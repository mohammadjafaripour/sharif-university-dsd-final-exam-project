==> flow/design.v <==
module parking (clk, rst, car_entered, car_exited, is_uni_car_entered, is_uni_car_exited,
 uni_parked_car, parked_car, uni_vacated_space, vacated_space, uni_is_vacated_space, is_vacated_space, t
);
    input clk, rst, car_entered, car_exited, is_uni_car_entered, is_uni_car_exited;
    output reg [9:0] uni_parked_car, parked_car, uni_vacated_space, vacated_space;
    output reg uni_is_vacated_space,  is_vacated_space;
    output reg [4:0] t;  
    reg [9:0] max_vacated_space;
    always @(posedge clk or posedge rst) begin
        if (rst) begin
            t <= 9;
            uni_parked_car <= 0;
            parked_car <= 0;
            uni_vacated_space <= 500;
            vacated_space <= 200;
            max_vacated_space <= 200;
            uni_is_vacated_space <= 1;
            is_vacated_space <= 1;
        end else begin
            if (t < 23) 
                t <= t + 1;
            else
                t <= 0;
            if (t < 16 && t >= 13) begin
                uni_vacated_space = uni_vacated_space - 50;
                vacated_space = vacated_space + 50;
                max_vacated_space = max_vacated_space + 50;
            end
            else if ( t == 16) begin
                uni_vacated_space = uni_vacated_space - 150;
                vacated_space = vacated_space + 150;
                max_vacated_space = 500;
            end
            else if (t == 8) begin
                uni_vacated_space = uni_vacated_space + 300;
                vacated_space = vacated_space - 300;
                max_vacated_space = 200;
            end 
            if (car_exited && !is_uni_car_exited && parked_car > 0) begin
                    parked_car = parked_car - 1;
                    vacated_space = vacated_space + 1;
            end else if (car_exited && is_uni_car_exited && uni_parked_car > 0) begin
                    uni_parked_car = uni_parked_car - 1;
                    uni_vacated_space = uni_vacated_space + 1;
            end else if (car_entered && !is_uni_car_entered && (parked_car + uni_parked_car < 700 && parked_car < max_vacated_space)) begin
                    vacated_space = vacated_space - 1;
                    parked_car = parked_car + 1;
            end else  if (car_entered && is_uni_car_entered && (uni_parked_car < 500 && uni_parked_car + parked_car < 700)) begin
                    uni_parked_car = uni_parked_car + 1;
                    uni_vacated_space = uni_vacated_space - 1;
            end
            if (uni_parked_car < 500 && uni_parked_car + parked_car < 700)
                uni_is_vacated_space = 1;
            else 
                uni_is_vacated_space = 0;
            if (parked_car < max_vacated_space && uni_parked_car + parked_car < 700) 
                is_vacated_space = 1;
            else 
                is_vacated_space = 0;
        end
    end
endmodule
* From RTL to reports: parking
What the tools print for parking, step after step. Lines are those of the file above, counted from 1. Operators: Yosys type, input widths -> output width; for muxes data width and select width s. Cell names lack the library's common part. A cell with -- has no value.
Design: top module parking, clock port clk, cell library sky130hd, corner tt_025C_1v80

* Word-level counts
Yosys after proc, flatten, opt, wreduce and memory -nomap, before mapping. Enables and synchronous resets that opt folds into registers are not counted as muxes. Memory bits, and registers merged into a memory's read port (data or address), are not among the register bits. Print and check cells are not counted. Equal cells are merged and count once.
Operators by class: equality and inequality tests 2, $add $sub $neg 18, reductions and logical operators 15, $lt $le $gt $ge 11, mux-type cells 26
Operators with widths (count):
- $mux 10 | 23
- $add 10x1->10 const B | 4
- $sub 10x1->10 const B | 4
- $add 10x10->11 | 2
- $lt 11x10->1 const B | 2
- $gt 10x1->1 const B | 2
- $lt 10x10->1 | 2
- $add 10x6->10 const B | 2
- $lt 10x9->1 const B | 2
- $logic_and 1x1->1 | 13
- $sub 10x6->10 const B | 1
- $add 10x8->10 const B | 1
- $sub 10x8->10 const B | 1
- $add 10x9->10 const B | 1
- $sub 10x9->10 const B | 1
- $lt 5x5->1 const B | 2
- $add 5x1->5 const B | 1
- $ge 5x4->1 const B | 1
- $eq 5x4->1 const B | 1
- $eq 5x5->1 const B | 1
- $mux 5 | 1
- $logic_not 1->1 | 2
- $mux 1 | 2
Word-level totals: register bits 57, output and inout bits 47, elaborated cells 80

* Depth
Yosys ltp: most cells in a row. Word level: on the elaborated netlist, between registers, memories and ports. Mapped: between sequential cells and ports; inverters and the memories' decode and read muxes count.
Depth: depth in word-level cells 14, ABC_AREA 1, gate-level depth with buffers 39

* Synthesis result
Yosys stat after the flow's synthesis: flattened, memories mapped to cells. It holds for the ABC_AREA given above (unset counts as 0); a run with the other value may have another netlist. Totals and module areas in this step are rounded.
Synthesis totals: cell area after synthesis 6000 um^2, flip-flops 57, standard cells after synthesis 877, sequential part of the area 1400 um^2
Cell types:
- dfrtp_1 | count 41, total area 1.03E+03 um^2
- nand2_1 | count 195, total area 731.952 um^2
- ha_1 | count 55, total area 688.16 um^2
- inv_1 | count 136, total area 510.49 um^2
- dfstp_2 | count 16, total area 420.403 um^2
- xor2_1 | count 39, total area 341.578 um^2
- nor2_1 | count 82, total area 307.795 um^2
- nand3_1 | count 46, total area 230.221 um^2
- o21ai_0 | count 40, total area 200.192 um^2
- a21oi_1 | count 37, total area 185.178 um^2
- nor3_1 | count 24, total area 120.115 um^2
- xnor2_1 | count 12, total area 105.101 um^2
- nand2_2 | count 13, total area 81.328 um^2
- nand4_1 | count 12, total area 75.072 um^2
- nand3_2 | count 6, total area 60.058 um^2
- buf_6 | count 4, total area 45.043 um^2
- nand2_4 | count 4, total area 45.043 um^2
- o41ai_1 | count 5, total area 43.792 um^2
Other cell types: 44; their cells: 110.

* Timing after synthesis
Path of least setup slack by OpenSTA after synthesis, without wires, with an ideal clock, recovery checks aside; 20% of the period is set as input and as output delay. Where synthesis merged equal registers, the netlist keeps one of their names.
Path post-synthesis: kind register to register, start point register t[0], end point register uni_is_vacated_space, setup slack 2909 ps, stages 31, clock period 8040 ps, path buffers 2, data arrival time 5057 ps, delay of the path 5131 ps, data required time 7966 ps, synthesis period reached 5131 ps
"delay of the path" = arrival - input delay + setup time. "stages": output pins that drive a net of the path, with the launching flip-flop's if there is one; two outputs of one cell count as two. "synthesis period reached" is the clock period less the worst setup slack; recovery checks do not enter. This is arithmetic on one report: input and output delays are still those of the set period (20% each). Between the ends stands the longest chain of elaborated cells between them, by number of cells; it is not shown to be the way that was timed. Of several equally long chains one is given. Each line given opens the expression or statement behind the cell; cells for indexed reads and writes are added by Yosys, which also makes memories of some case tables. A register here has more assigning lines than the two given.
Between the ends, post-synthesis: cells stage by stage dfstp_2 -> ha_1 -> nand3b_1 -> nand2_4 -> clkinv_2 -> clkbuf_1 -> clkbuf_1 -> nand2_1 -> nor3b_1 -> o21a_1 -> inv_1 -> ha_1 -> a2111oi_2 -> nand3_2 -> inv_1 -> nand2_1 -> o21ai_0 -> xor2_1 -> inv_1 -> ha_1 -> a21oi_1 -> o21ai_0 -> a221oi_1 -> nand2_1 -> xor2_1 -> nor2_1 -> nand2_1 -> nand2_1 -> inv_1 -> nand2_1 -> nor2_1, length of the longest elaborated chain 14, elaborated cells on any way between the ends 22
Ends and longest elaborated chain, post-synthesis:
- from (decl) | line 7 | output reg [4:0] t;
- from (assign) | line 11 | t <= 9;
- from (assign) | line 21 | t <= t + 1;
- $eq 5x4->1 | line 34 | else if (t == 8) begin
- $mux 10 | line 34
- $mux 10 | line 29 | else if ( t == 16) begin
- $mux 10 | line 24 | if (t < 16 && t >= 13) begin
- $lt 10x10->1 | line 45 | end else if (car_entered && !is_uni_car_entered && (parked_car + uni_parked_car < 700 && parked_car < max_vaca ...
- $logic_and 1x1->1 (2 in a row) | line 45
- $mux 10 | line 45
- $mux 10 | line 42 | end else if (car_exited && is_uni_car_exited && uni_parked_car > 0) begin
- $mux 10 | line 39 | if (car_exited && !is_uni_car_exited && parked_car > 0) begin
- $add 10x10->11 | line 52 | if (uni_parked_car < 500 && uni_parked_car + parked_car < 700)
- $lt 11x10->1 | line 52
- $logic_and 1x1->1 | line 52
- $mux 1 | line 52
- to (assign) | line 53 | uni_is_vacated_space = 1;
- to (assign) | line 55 | uni_is_vacated_space = 0;
- to (decl) | line 6 | output reg uni_is_vacated_space,  is_vacated_space;

* Timing after layout
Path of least setup slack in the final report of flow run 1 (OpenROAD, finished layout, wires in). Where an end is a register, its clock arrival counts in the times. The path's times are printed in steps of 10 ps; the period is the one set.
Path post-layout: kind register to register, start point register t[1], end point register uni_is_vacated_space, data arrival time 5080 ps, setup slack 50 ps, path buffers 8, stages 40, clock period 4850 ps, data required time 5130 ps
Between the ends stands the longest chain of elaborated cells between them, by number of cells; it is not shown to be the way that was timed. Of several equally long chains one is given. A register here has more assigning lines than the two given.
Between the ends, post-layout: cells stage by stage dfrtp_1 -> inv_2 -> ha_4 -> inv_2 -> nor2_4 -> nand2_2 -> buf_6 -> buf_4 -> buf_4 -> buf_4 -> buf_4 -> buf_4 -> buf_4 -> buf_4 -> nand2_4 -> nand3_4 -> nand2_4 -> inv_4 -> [4 not listed] -> nand2_4 -> nand3_4 -> inv_2 -> nand3_1 -> o41ai_1 -> xor2_1 -> ha_1 -> a21oi_2 -> o21bai_1 -> a221oi_1 -> nand2_1 -> xor2_1 -> nor2_2 -> nand2_1 -> nand2_1 -> inv_1 -> nand2_2 -> nor2_2, length of the longest elaborated chain 14, elaborated cells on any way between the ends 22
Ends and longest elaborated chain, post-layout:
- from (decl) | line 7 | output reg [4:0] t;
- from (assign) | line 11 | t <= 9;
- from (assign) | line 21 | t <= t + 1;
- $eq 5x4->1 | line 34 | else if (t == 8) begin
- $mux 10 | line 34
- $mux 10 | line 29 | else if ( t == 16) begin
- $mux 10 | line 24 | if (t < 16 && t >= 13) begin
- $lt 10x10->1 | line 45 | end else if (car_entered && !is_uni_car_entered && (parked_car + uni_parked_car < 700 && parked_car < max_vaca ...
- $logic_and 1x1->1 (2 in a row) | line 45
- $mux 10 | line 45
- $mux 10 | line 42 | end else if (car_exited && is_uni_car_exited && uni_parked_car > 0) begin
- $mux 10 | line 39 | if (car_exited && !is_uni_car_exited && parked_car > 0) begin
- $add 10x10->11 | line 52 | if (uni_parked_car < 500 && uni_parked_car + parked_car < 700)
- $lt 11x10->1 | line 52
- $logic_and 1x1->1 | line 52
- $mux 1 | line 52
- to (assign) | line 53 | uni_is_vacated_space = 1;
- to (assign) | line 55 | uni_is_vacated_space = 0;
- to (decl) | line 6 | output reg uni_is_vacated_space,  is_vacated_space;

Add stored flow runs of parking

Design parking on sky130hd. What follows are 2 stored runs of the flow, each under its own settings; their order means nothing. The constraints put input and output delay at 20% of the set period each and load the outputs with 0.01 pF.
By "reached clock period" is meant the clock period of the run minus its worst setup slack. This is arithmetic on one report: input and output delays are still those of the set period (20% each).
"critical setup path time": the worst setup path's part of the clock period (all of it between registers, 20% less for each end at a port) less its slack. A launch clock that arrives late makes it longer, a capture clock that arrives late makes it shorter.
"critical setup path time" is given in steps of 10 ps.
The measured numbers are rounded.

[flow run 1] flow files
==> flow/run.sh <==
#!/bin/bash
# the make line also repeats the synthesis and layout settings of config.mk as NAME=value (left out here)
make -C /OpenROAD-flow-scripts/flow DESIGN_CONFIG=/design/flow/config.mk WORK_HOME=/design/flow/orfs CLKGATE_MAP_FILE= finish
==> flow/config.mk <==
export PLATFORM = sky130hd
export DESIGN_NAME = parking
export DESIGN_NICKNAME = parking
export VERILOG_FILES = /design/flow/design.v
export SDC_FILE = /design/flow/constraint.sdc
export NUM_CORES = 4
export LEC_CHECK = 0
export ABC_AREA = 1
export CAP_MARGIN = 20
export CORE_ASPECT_RATIO = 1.27
export CORE_MARGIN = 2
export CORE_UTILIZATION = 44
export CTS_CLUSTER_DIAMETER = 52
export GPL_ROUTABILITY_DRIVEN = 0
export GPL_TIMING_DRIVEN = 0
export MAX_ROUTING_LAYER = met5
export PLACE_DENSITY = 0.65
export SETUP_SLACK_MARGIN = 0.54
export SLEW_MARGIN = 20
==> flow/constraint.sdc <==
create_clock -name core_clock -period 4.85 [get_ports {clk}]
set_input_delay 0.9700 -clock core_clock [delete_from_list [all_inputs] [get_ports {clk}]]
set_output_delay 0.9700 -clock core_clock [all_outputs]
set_load 0.01 [all_outputs]

[flow run 1] result: post-synthesis cell area 6000 um^2; die outline area 15000 um^2; utilization of the finished layout 0.58; setup slack of the worst path 50 ps; summed negative setup slack 0 ps; reached clock period 4800 ps; critical setup path time 4800 ps; worst path kind register to register

[flow run 2] flow files
==> flow/run.sh <==
#!/bin/bash
# the make line also repeats the synthesis and layout settings of config.mk as NAME=value (left out here)
make -C /OpenROAD-flow-scripts/flow DESIGN_CONFIG=/design/flow/config.mk WORK_HOME=/design/flow/orfs CLKGATE_MAP_FILE= finish
==> flow/config.mk <==
export PLATFORM = sky130hd
export DESIGN_NAME = parking
export DESIGN_NICKNAME = parking
export VERILOG_FILES = /design/flow/design.v
export SDC_FILE = /design/flow/constraint.sdc
export NUM_CORES = 4
export LEC_CHECK = 0
export CAP_MARGIN = 20
export CORE_MARGIN = 2
export CORE_UTILIZATION = 46
export MIN_ROUTING_LAYER = met2
export PLACE_DENSITY_LB_ADDON = 0.24
export SLEW_MARGIN = 35
export TNS_END_PERCENT = 60
==> flow/constraint.sdc <==
create_clock -name core_clock -period 5.15 [get_ports {clk}]
set_input_delay 1.0300 -clock core_clock [delete_from_list [all_inputs] [get_ports {clk}]]
set_output_delay 1.0300 -clock core_clock [all_outputs]
set_load 0.01 [all_outputs]

[flow run 2] result: post-synthesis cell area 5600 um^2; die outline area 13000 um^2; utilization of the finished layout 0.64; setup slack of the worst path -290 ps; summed negative setup slack -550 ps; reached clock period 5437 ps; critical setup path time 5440 ps; worst path kind register to register
